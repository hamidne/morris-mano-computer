==> flow/design.v <==
module D_FlipFlopRST16(Q, D, CLK, Enable, RESET);
	input [15:0] D;
	output reg [15:0] Q;
	input CLK, Enable, RESET;
	always @(posedge CLK or posedge RESET)
		begin
			if(RESET)
				Q <= 1'b0;
			else if(Enable)
				Q <= D;
		end
endmodule
---- Step by step through the tools: D_FlipFlopRST16 ----
The steps from the RTL of D_FlipFlopRST16 to its reports follow in flow order.
Line numbers count from 1 in the design file above.
Library cell names are shortened.
Not given: -
set-up
  top ..................................... D_FlipFlopRST16
  clock input ............................. CLK
  standard-cell library ................... sky130hd
  timing corner ........................... tt_025C_1v80

---- Word level ----
Source: Yosys, flattened and elaborated, memories not mapped. Widths are those after wreduce; folded enables and synchronous resets count as part of the registers. Registers that Yosys merges into a memory's read port (data or address) are not register bits. Print and check cells do not count. Equal cells are merged and count once.
bit counts
  register bits after elaboration ......... 16
  bits of input ports ..................... 19
  cells after elaboration ................. 1

---- Depth ----
Longest topological path by Yosys (ltp), each cell counted once; first at word level (registers and memories cut), then after technology mapping (sequential cells cut; the memories' decode and read muxes count).
logic depth
  depth in word-level cells ............... 0
  ABC_AREA ................................ 0
  mapped depth ............................ 3
  depth with buffers taken out ............ 1

---- Mapped cells and area ----
Yosys stat after the flow's synthesis: flattened, memories mapped to cells. It holds for the ABC_AREA given above (unset counts as 0); a run with the other value may have another netlist.
The area totals of this step are shown rounded.
mapped netlist
  cell count .............................. 35
  synthesis area .......................... 650 um^2
  sequential part of the area ............. 400 um^2
  mapped flip-flops ....................... 16
  buffers ................................. 2
cell types
  cell type  number  area in all (um^2)
  dfrtp_1    16      400.384
  mux2_4     10      150.144
  mux2_2     6       67.565
  buf_12     1       20.019
  buf_6      1       11.261
  inv_1      1       3.754

---- Timing after synthesis ----
Path of least setup slack by OpenSTA after synthesis, without wires, with an ideal clock, recovery checks aside; 20% of the period is set as input and as output delay. Where synthesis merged equal registers, the netlist keeps one of their names.
path post-synthesis
  path kind ............................... input port to flip-flop
  from .................................... input port Enable
  to ...................................... register Q[10]
  period .................................. 0.808 ns
  external input delay .................... 0.162 ns
  time at the first pin ................... 0.162 ns
  data arrival time ....................... 0.698 ns
  required time ........................... 0.683 ns
  setup slack ............................. -0.015 ns
  delay of the path ....................... 0.661 ns
  stages on the path ...................... 3
  buffers on the path ..................... 2
  period reached after synthesis .......... 0.823 ns
"delay of the path" is the arrival time less input delay plus setup time.
"stages on the path" counts driving pins, that of a launching flip-flop among them; a cell with two outputs on the path counts twice.
"period reached after synthesis" is the clock period less the worst setup slack; recovery checks do not enter. This is arithmetic on one report: input and output delays are still those of the set period (20% each).
on the way, post-synthesis
  cell sequence ........................... buf_6 -> buf_12 -> mux2_4
  length of the longest elaborated chain .. 0
  elaborated cells on any way between the ends .. 0
ends and longest elaborated chain, post-synthesis
  item             line  source
  start, declared  4     input CLK, Enable, RESET;
  end, assigned    8     Q <= 1'b0;
  end, assigned    10    Q <= D;
  end, declared    3     output reg [15:0] Q;

---- Worst path after layout ----
Path of least setup slack in the final report of run 1 (OpenROAD, finished layout, wires in). Where an end is a register, its clock arrival counts in the times.
path after layout
  path kind ............................... flip-flop to output port
  from .................................... register Q[6]
  to ...................................... output port Q[6]
  period .................................. 0.616 ns
  time at the first pin ................... 0.28 ns
  data arrival time ....................... 0.83 ns
  required time ........................... 0.49 ns
  setup slack ............................. -0.33 ns
  stages on the path ...................... 2
  buffers on the path ..................... 1
on the way, after layout
  cell sequence ........................... dfrtp_1 -> buf_2
  length of the longest elaborated chain .. 0
  elaborated cells on any way between the ends .. 0
ends and longest elaborated chain, after layout
  item             line  source
  start, declared  3     output reg [15:0] Q;
  start, assigned  8     Q <= 1'b0;
  start, assigned  10    Q <= D;
  end, declared    3

## Implementation results

Flow measurements of D_FlipFlopRST16 on sky130hd: 2 stored runs with different settings, listed in no order. Input and output delays are each 20% of the period that was set; the output load is 0.01 pF.
"reached clock period" is the run's clock period less its worst setup slack. It is reckoned from that one timing run; input and output delays stay at 20% of the period that was set.
"allowed time less slack (worst setup path)" means the part of the period allowed to the worst setup path (the constraints hold back 20% at inputs and 20% at outputs) less its slack; where the path has registers, the arrival times of their clocks count too.
"total design power" rests on the timing tool's default activity at the inputs, not on a simulated workload.
The results are shown rounded.

======== run 1 ========
==> flow/run.sh <==
#!/bin/bash
# the make line also repeats the synthesis and layout settings of config.mk as NAME=value (left out here)
make -C /OpenROAD-flow-scripts/flow DESIGN_CONFIG=/design/flow/config.mk WORK_HOME=/design/flow/orfs CLKGATE_MAP_FILE= finish
==> flow/config.mk <==
export PLATFORM = sky130hd
export DESIGN_NAME = D_FlipFlopRST16
export DESIGN_NICKNAME = D_FlipFlopRST16
export VERILOG_FILES = /design/flow/design.v
export SDC_FILE = /design/flow/constraint.sdc
export NUM_CORES = 4
export LEC_CHECK = 0
export CAP_MARGIN = 20
export CORE_MARGIN = 2
export CORE_UTILIZATION = 40
export SLEW_MARGIN = 20
==> flow/constraint.sdc <==
create_clock -name core_clock -period 0.616 [get_ports {CLK}]
set_input_delay 0.1232 -clock core_clock [delete_from_list [all_inputs] [get_ports {CLK}]]
set_output_delay 0.1232 -clock core_clock [all_outputs]
set_load 0.01 [all_outputs]

-------- measured, run 1 --------
  area of the standard cells in the finished layout .. 1,100 um^2
  total design power ...................... 2.4 mW
  summed negative setup slack ............. -8.5 ns
  chip area after synthesis (Yosys) ....... 650 um^2
  reached clock period .................... 0.949 ns
  post-layout utilization ................. 72%
  total die area .......................... 2,000 um^2
  lowest setup slack ...................... -0.33 ns
  allowed time less slack (worst setup path) .. 0.83 ns
  worst path kind ......................... flip-flop to output port

======== run 2 ========
==> flow/run.sh <==
#!/bin/bash
# the make line also repeats the synthesis and layout settings of config.mk as NAME=value (left out here)
make -C /OpenROAD-flow-scripts/flow DESIGN_CONFIG=/design/flow/config.mk WORK_HOME=/design/flow/orfs CLKGATE_MAP_FILE= finish
==> flow/config.mk <==
export PLATFORM = sky130hd
export DESIGN_NAME = D_FlipFlopRST16
export DESIGN_NICKNAME = D_FlipFlopRST16
export VERILOG_FILES = /design/flow/design.v
export SDC_FILE = /design/flow/constraint.sdc
export NUM_CORES = 4
export LEC_CHECK = 0
export ABC_AREA = 1
export CAP_MARGIN = 20
export CELL_PAD_IN_SITES_DETAIL_PLACEMENT = 0
export CORE_ASPECT_RATIO = 1.66
export CORE_MARGIN = 2
export CORE_UTILIZATION = 32
export GPL_ROUTABILITY_DRIVEN = 0
export MIN_ROUTING_LAYER = met2
export PLACE_DENSITY = 0.61
export SETUP_SLACK_MARGIN = 0.17
export SLEW_MARGIN = 40
==> flow/constraint.sdc <==
create_clock -name core_clock -period 0.704 [get_ports {CLK}]
set_input_delay 0.1408 -clock core_clock [delete_from_list [all_inputs] [get_ports {CLK}]]
set_output_delay 0.1408 -clock core_clock [all_outputs]
set_load 0.01 [all_outputs]

-------- measured, run 2 --------
  area of the standard cells in the finished layout .. 1,100 um^2
  post-layout utilization ................. 56%
  total design power ...................... 2.0 mW
  reached clock period .................... 0.980 ns
  lowest setup slack ...................... -0.28 ns
  total die area .......................... 2,400 um^2
  chip area after synthesis (Yosys) ....... 650 um^2
  allowed time less slack (worst setup path) .. 0.84 ns
  worst path kind ......................... flip-flop to output port
  summed negative setup slack ............. -4.4 ns
